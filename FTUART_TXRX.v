==> flow/design.v <==
`timescale 1ns / 1ps
module FT245RL
#(
parameter DELAY_TICKS = 4'd3 
)
(
    input CLK,
    input RST,
	input TXEN,  
	output TX_VALID, 
	output TX_DONE,
	input [7:0]TX_DATA,  
	output RX_DONE,  
	output [7:0]RX_DATA, 
    input TXE,   
    input RXF,
    output WR,
    output RD,
    inout [7:0]DATA_IO
    );
localparam[2:0]
IDLE_STATUS = 3'd0,
READ_STATUS = 3'd1,
WRITE_STATUS = 3'd2,
R_WAIT_STATUS = 3'd3,  
W_WAIT_STATUS = 3'd4;  
(* KEEP="TRUE"*) reg [2:0]ReadWriteStatus,ReadWriteStatus_next;
reg RD_reg,WR_reg;
reg RD_reg_next, WR_reg_next;
reg DelayStatus,DelayStatus_next; 
reg DelayFlag,DelayFlag_next;  
reg CntEn,CntEn_next; 
localparam [0:0]
IDLE = 1'b0,
CNT = 1'b1;
(* KEEP="TRUE"*) reg [7:0]RX_DATA_reg,RX_DATA_reg_next;
reg TX_DONE_reg,TX_DONE_reg_next;
reg RxDoneReg,RxDoneReg_next;
always@(posedge CLK, negedge RST)
begin
if(!RST)
	begin
	ReadWriteStatus <= IDLE_STATUS;
	RD_reg <= 1'b1;
	WR_reg <= 1'b1;
	DelayFlag <= 1'b0;
	RX_DATA_reg <= 1'b0;
	TX_DONE_reg <= 1'b0;
	CntEn <= 1'b0;
	DelayStatus <= 1'b0;
	RxDoneReg <= 1'b0;
	end
else
	begin
	ReadWriteStatus <= ReadWriteStatus_next;
	RD_reg <= RD_reg_next;
	WR_reg <= WR_reg_next;
	DelayFlag <= DelayFlag_next;
	RX_DATA_reg <= RX_DATA_reg_next;
	TX_DONE_reg <= TX_DONE_reg_next;
	CntEn <= CntEn_next;
	DelayStatus <= DelayStatus_next;
	RxDoneReg <= RxDoneReg_next;
	end
end
reg [3:0]Couter;
always@(posedge CLK, negedge RST)
begin
	if(!RST)
		begin
		Couter = 4'd0;
		DelayStatus_next = IDLE;
		DelayFlag_next = 1'b0;
		end
	else
		begin
		DelayFlag_next = 1'b0;
			case(DelayStatus)
			IDLE:
				begin
				if(CntEn)
					begin
					DelayStatus_next = CNT;
					Couter = 4'd0;					
					end
				end
			CNT:
				begin
				if(Couter == DELAY_TICKS)
					begin
					Couter = 4'd0;
					DelayStatus_next = IDLE;
					DelayFlag_next = 1'b1;	
					end
				else
					Couter = Couter + 4'd1; 
				end
			endcase
		end
end	
always@*
begin
	ReadWriteStatus_next = ReadWriteStatus;
    RD_reg_next= RD_reg;
	WR_reg_next= WR_reg;
	CntEn_next = 1'b0;
	RxDoneReg_next = 1'b0;
	RX_DATA_reg_next = RX_DATA_reg;
	TX_DONE_reg_next = 1'b0;
	case(ReadWriteStatus)
	IDLE_STATUS:
		begin
		if(!RXF)
			begin
			ReadWriteStatus_next = READ_STATUS;	
			RD_reg_next = 1'b0;
			CntEn_next = 1'b1;
			end
		else if(TXEN)
			begin
		    ReadWriteStatus_next = WRITE_STATUS;
			CntEn_next = 1'b1;
			WR_reg_next = 1'b1;
			end
		end
	READ_STATUS:
		begin
			if(DelayFlag)
			begin
			 RX_DATA_reg_next = DATA_IO;
			 ReadWriteStatus_next = R_WAIT_STATUS;
			end
		end
	WRITE_STATUS:
		begin
			if(DelayFlag)
				WR_reg_next = 1'b0;
			if(TXE)
			   ReadWriteStatus_next = W_WAIT_STATUS;
		end
	R_WAIT_STATUS:
		begin
		RD_reg_next = 1'b1;
		if(RXF)
			begin
			ReadWriteStatus_next = IDLE_STATUS; 
			RxDoneReg_next = 1'b1;
			end
		end
    W_WAIT_STATUS:
		begin
	    if(!TXE)
			begin
			  ReadWriteStatus_next = IDLE_STATUS; 
			  TX_DONE_reg_next = 1'b1;
			end
		end
	default:
	 ReadWriteStatus_next = IDLE_STATUS;
	endcase
end
assign RD = RD_reg;
assign WR = WR_reg;
assign DATA_IO = (ReadWriteStatus == WRITE_STATUS)? TX_DATA : 8'bz; 
assign TX_VALID = TXE;	
assign TX_DONE = TX_DONE_reg;
assign RX_DATA = RX_DATA_reg;
assign RX_DONE = RxDoneReg;
endmodule
`timescale 1ns / 1ps
module FTUART_TXRX(
    input CLK,
    input RST,
	(* KEEP="TRUE"*)input TXE,   	
    input RXF,
    output WR,
    output RD,
    inout [7:0]DATA_IO
    );
(* KEEP="TRUE"*) reg  TxEnable,TxEnable_next; 
(* KEEP="TRUE"*) reg  [7:0]TxData,TxData_next;
(* KEEP="TRUE"*) wire TxValid;	
(* KEEP="TRUE"*) wire TxDone;
(* KEEP="TRUE"*) wire RxDone;
(* KEEP="TRUE"*) wire [7:0]RxData;
FT245RL FT245RL_1(
     .CLK(CLK),
     .RST(RST),
	  .TXEN(TxEnable),  
	  .TX_VALID(TxValid), 
	  .TX_DONE(TxDone),
	  .TX_DATA(TxData),  
	  .RX_DONE(RxDone),  
	  .RX_DATA(RxData), 
     .TXE(TXE),   
     .RXF(RXF),
     .WR(WR),
     .RD(RD),
     .DATA_IO(DATA_IO)
    );
(* KEEP="TRUE"*)  reg [1:0]TestStatus,TestStatus_next;
always@(posedge CLK, negedge RST)
begin
	if(!RST)
		begin
		TxEnable <= 0;
		TxData <= 0;
		TestStatus <= IDLE_STATUS;
		end
	else
		begin
		TxEnable <= TxEnable_next;
		TxData <= TxData_next;
		TestStatus <= TestStatus_next;
		end
end
localparam [1:0]
IDLE_STATUS = 2'd0,
RX_STATUS = 2'd1,
TX_STATUS = 2'd2;
always@*
begin
TxEnable_next = 1'b0;
TxData_next   = TxData;
TestStatus_next = TestStatus;
	case(TestStatus)
	IDLE_STATUS:
		begin
		if(RxDone)
			begin
			TestStatus_next = RX_STATUS;
			end
		end
	RX_STATUS:
		begin
		TestStatus_next = TX_STATUS;
	TxData_next	 = RxData;
		end
	TX_STATUS:
		begin
			if(!TxValid)
			begin
			TestStatus_next = IDLE_STATUS;
			TxEnable_next = 1'b1; 
			end
		end
	default:
		TestStatus_next = IDLE_STATUS;
	endcase
end
endmodule
Tool chain data of FTUART_TXRX. Tool output for the design above, in the order of the flow. Lines are those of the file above, counted from 1. Operators: Yosys type, input widths -> output width; for muxes data width and select width s. Cell names lack the library's common part. The mark - stands for no value.

Top module: FTUART_TXRX. Clock: CLK. Cell library: sky130hd. Corner: tt_025C_1v80.

Elaborated design. Counts by Yosys on the flattened word-level netlist (proc, flatten, opt, wreduce; memories kept). Register bits leave out memories and registers merged into their read ports (data or address). Print and check cells are left out. Cells with the same type and inputs are merged into one.

Under memory bits (writable) stands 0. For bits in latches the number is 0. Input port bits: 4. Under memory cells stands 0. Output and inout bits: 10. For register bits after elaboration the number is 34. For word width x clocked read ports the number is 0. Bits in read-only memories: 0.

The figure for divide/modulo/power cells is 0. Multiplexer cells: 32. Equal/unequal tests: 20. Add/sub/neg operators: 1. For magnitude comparators the number is 0. The figure for multipliers is 0. The entry for shift operators reads 0. The figure for reductions and logical operators is 10. For bitwise gates (word level) the number is 1.

Operators by type and width (number): $mux 3 (6); $ne 2x2->1 const B (8); $pmux 3 s5 (1); $mux 1 (14); $ne 2x1->1 const B (4); $reduce_and 2->1 (4); $pmux 4 s2 (1); $mux 8 (1); $mux 4 (2); $pmux 1 s2 (4); $eq 3x2->1 const B (2); $pmux 2 s3 (1); $reduce_and 5->1 (1); $reduce_bool 2->1 (2); $add 4x1->4 const B (1); $eq 4x2->1 const B (1); $reduce_and 4->1 (1); $mux 2 (2); $eq 3x1->1 const B (1); $eq 3x3->1 const B (1); $ne 3x3->1 const B (1); $logic_not 3->1 (1); $eq 2x1->1 const B (1); $eq 2x2->1 const B (1); $logic_not 2->1 (1); $not 1->1 (1).

Logic depth. Longest topological path by Yosys (ltp), each cell counted once; first at word level (registers and memories cut), then after technology mapping (sequential cells cut; the memories' decode and read muxes count).

For depth in word-level cells the number is 3. ABC_AREA: 0. Under depth in mapped cells stands 4. Mapped depth without buffers: 4.

After synthesis. Source: synth_stat.txt of the flow (Yosys; design flattened, memories mapped). It holds for the ABC_AREA given above (unset counts as 0); a run with the other value may have another netlist.

Cell types: dfrtp_1 (number 33, total area 825.792 um^2); mux2_2 (number 16, total area 180.173 um^2); dfstp_2 (number 4, total area 105.101 um^2); inv_1 (number 9, total area 33.782 um^2); o21ai_0 (number 6, total area 30.029 um^2); a21oi_1 (number 4, total area 20.019 um^2); nand2b_1 (number 3, total area 18.768 um^2); nor2_1 (number 5, total area 18.768 um^2); a22o_1 (number 2, total area 17.517 um^2); a21o_1 (number 2, total area 15.014 um^2); nand2_1 (number 4, total area 15.014 um^2); and2_1 (number 2, total area 12.512 um^2); ha_1 (number 1, total area 12.512 um^2); nor2b_1 (number 2, total area 12.512 um^2); nand2_4 (number 1, total area 11.261 um^2); a32o_1 (number 1, total area 10.01 um^2); nand3_1 (number 2, total area 10.01 um^2); o311ai_1 (number 1, total area 8.758 um^2).

Not listed: further types 4, cells in them 4.

Under chip area (Yosys) stands 0.0013826 mm^2. For flip-flop cells the number is 37. Under sequential part of the area stands 0.0009309 mm^2. The entry for cell count reads 102.

By module: a second synthesis without flattening, with its own total; a netlist apart from the flattened one above.

For cell total of the unflattened synthesis the number is 111. For area total of the unflattened synthesis the number is 0.001534 mm^2.

Each row is one instance without its submodules.

Modules: FT245RL (times used 1, area 0.0010685 mm^2, cells 85, seq. area 0.0006544 mm^2); FTUART_TXRX (times used 1, area 0.0004654 mm^2, cells 26, seq. area 0.0003015 mm^2).

Path before layout. Path of least setup slack by OpenSTA after synthesis, without wires, with an ideal clock, recovery checks aside; 20% of the period is set as input and as output delay. Where synthesis merged equal registers, the netlist keeps one of their names.

Path type: flip-flop to flip-flop. Start point: register FT245RL_1.Couter[0]. End point: register FT245RL_1.Couter[1]. The figure for arrival time is 0.857 ns. Under setup slack stands 0.312 ns. Data required time: 1.169 ns. The entry for library setup time reads 0.121 ns. Period: 1.29 ns. For delay of the path the number is 0.978 ns. The figure for stages is 3. The entry for synthesis period reached reads 0.978 ns.

"delay of the path" = arrival - input delay + setup time. "stages" counts driving pins, that of a launching flip-flop among them; a cell with two outputs on the path counts twice. "synthesis period reached" = period - worst setup slack (recovery checks aside). The figure is calculated, with input and output delays left at 20% of the set period. Between the ends stands the longest chain of elaborated cells between them, by number of cells; it is not shown to be the way that was timed. Of several equally long chains one is given. A line is the first line of the expression or statement that the cell stems from. Yosys adds cells for indexed reads and writes and turns some case tables into memories. A register here has more assigning lines than the two given.

Cell sequence: dfrtp_1 -> ha_1 -> a22o_1. Under cells in the longest elaborated chain stands 3.

Ends and longest elaborated chain, after synthesis: start, declared (line 66) `reg [3:0]Couter;`; start, assigned (line 71) `Couter = 4'd0;`; start, assigned (line 96) `Couter = Couter + 4'd1;`; $add 4x1->4 (line 96); $mux 4 (line 89) `if(Couter == DELAY_TICKS)`; $pmux 4 s2 (line 78) `case(DelayStatus)`; end, assigned (line 84) `Couter = 4'd0;`; end, assigned (line 96); end, declared (line 66).

Worst path after layout. From the final timing report of run 2: the path of least setup slack in the routed layout; clock arrival at registers is part of the times.

Path type: flip-flop to output port. Start point: register FT245RL_1.RD_reg. End point: output port RD. Data required time: 0.56 ns. The figure for arrival time is 0.92 ns. Period: 0.697 ns. Under output delay stands 0.14 ns. Under setup slack stands -0.36 ns. The figure for stages is 2.

Cell sequence: dfstp_2 -> buf_6. Under cells in the longest elaborated chain stands 0.

Ends and longest elaborated chain, post-layout: start, declared (line 28) `reg RD_reg,WR_reg;`; start, assigned (line 44) `RD_reg <= 1'b1;`; start, assigned (line 56) `RD_reg <= RD_reg_next;`; end, declared (line 177) `output RD,`.

Data sheet: physical implementation of FTUART_TXRX

Measured data: module FTUART_TXRX, platform sky130hd, 2 stored runs of the flow under differing settings, order arbitrary. Input and output delays are each 20% of the period that was set; the output load is 0.01 pF. "period reached": clock period set for the run, less the worst setup slack. It is reckoned from that one timing run; input and output delays stay at 20% of the period that was set. By "time used up by the worst setup path" is meant the share of the clock period that the worst setup path is allowed (20% is reserved at inputs, 20% at outputs), minus its slack. Clock arrival times at its registers enter into it. By "total power after layout" is meant OpenSTA's value without simulated activity: inputs other than the clock are taken to toggle once in ten clock periods, and the tool carries that through the logic.

Files of run 1:
==> flow/run.sh <==
#!/bin/bash
# the make line also repeats the synthesis and layout settings of config.mk as NAME=value (left out here)
make -C /OpenROAD-flow-scripts/flow DESIGN_CONFIG=/design/flow/config.mk WORK_HOME=/design/flow/orfs CLKGATE_MAP_FILE= finish
==> flow/config.mk <==
export PLATFORM = sky130hd
export DESIGN_NAME = FTUART_TXRX
export DESIGN_NICKNAME = FTUART_TXRX
export VERILOG_FILES = /design/flow/design.v
export SDC_FILE = /design/flow/constraint.sdc
export NUM_CORES = 4
export LEC_CHECK = 0
export CAP_MARGIN = 25
export CELL_PAD_IN_SITES_DETAIL_PLACEMENT = 1
export CELL_PAD_IN_SITES_GLOBAL_PLACEMENT = 3
export CORE_MARGIN = 2
export CORE_UTILIZATION = 62
export CTS_CLUSTER_DIAMETER = 270
export GPL_ROUTABILITY_DRIVEN = 0
export PLACE_DENSITY_LB_ADDON = 0.22
export SETUP_SLACK_MARGIN = 0.26
export SLEW_MARGIN = 20
export TNS_END_PERCENT = 80
==> flow/constraint.sdc <==
create_clock -name core_clock -period 1.3 [get_ports {CLK}]
set_input_delay 0.2600 -clock core_clock [delete_from_list [all_inputs] [get_ports {CLK}]]
set_output_delay 0.2600 -clock core_clock [all_outputs]
set_load 0.01 [all_outputs]

Outcome of run 1: stopped before the end: placement reported FLW-0024.

Files of run 2:
==> flow/run.sh <==
#!/bin/bash
# the make line also repeats the synthesis and layout settings of config.mk as NAME=value (left out here)
make -C /OpenROAD-flow-scripts/flow DESIGN_CONFIG=/design/flow/config.mk WORK_HOME=/design/flow/orfs CLKGATE_MAP_FILE= finish
==> flow/config.mk <==
export PLATFORM = sky130hd
export DESIGN_NAME = FTUART_TXRX
export DESIGN_NICKNAME = FTUART_TXRX
export VERILOG_FILES = /design/flow/design.v
export SDC_FILE = /design/flow/constraint.sdc
export NUM_CORES = 4
export LEC_CHECK = 0
export CAP_MARGIN = 20
export CELL_PAD_IN_SITES_DETAIL_PLACEMENT = 1
export CELL_PAD_IN_SITES_GLOBAL_PLACEMENT = 2
export CORE_ASPECT_RATIO = 0.54
export CORE_MARGIN = 6
export CORE_UTILIZATION = 35
export CTS_CLUSTER_SIZE = 94
export GPL_ROUTABILITY_DRIVEN = 0
export PLACE_DENSITY_LB_ADDON = 0.02
export SLEW_MARGIN = 20
export TNS_END_PERCENT = 60
==> flow/constraint.sdc <==
create_clock -name core_clock -period 0.697 [get_ports {CLK}]
set_input_delay 0.1394 -clock core_clock [delete_from_list [all_inputs] [get_ports {CLK}]]
set_output_delay 0.1394 -clock core_clock [all_outputs]
set_load 0.01 [all_outputs]

Results of run 2. The die size is 0.0056748 mm^2. The area of the synthesized netlist stands at 0.0013826 mm^2. The total power after layout stands at 0.005301 W. The setup TNS is -10.162 ns. The std-cell area (final layout) stands at 0.0019794 mm^2. The setup slack of the worst path comes to -0.360 ns. The final design utilization stands at 0.537. The worst hold slack in the final report reads 0.315 ns. The period reached stands at 1.057 ns. For the time used up by the worst setup path the run shows 0.92 ns. Type of the worst setup path: flip-flop to output port.
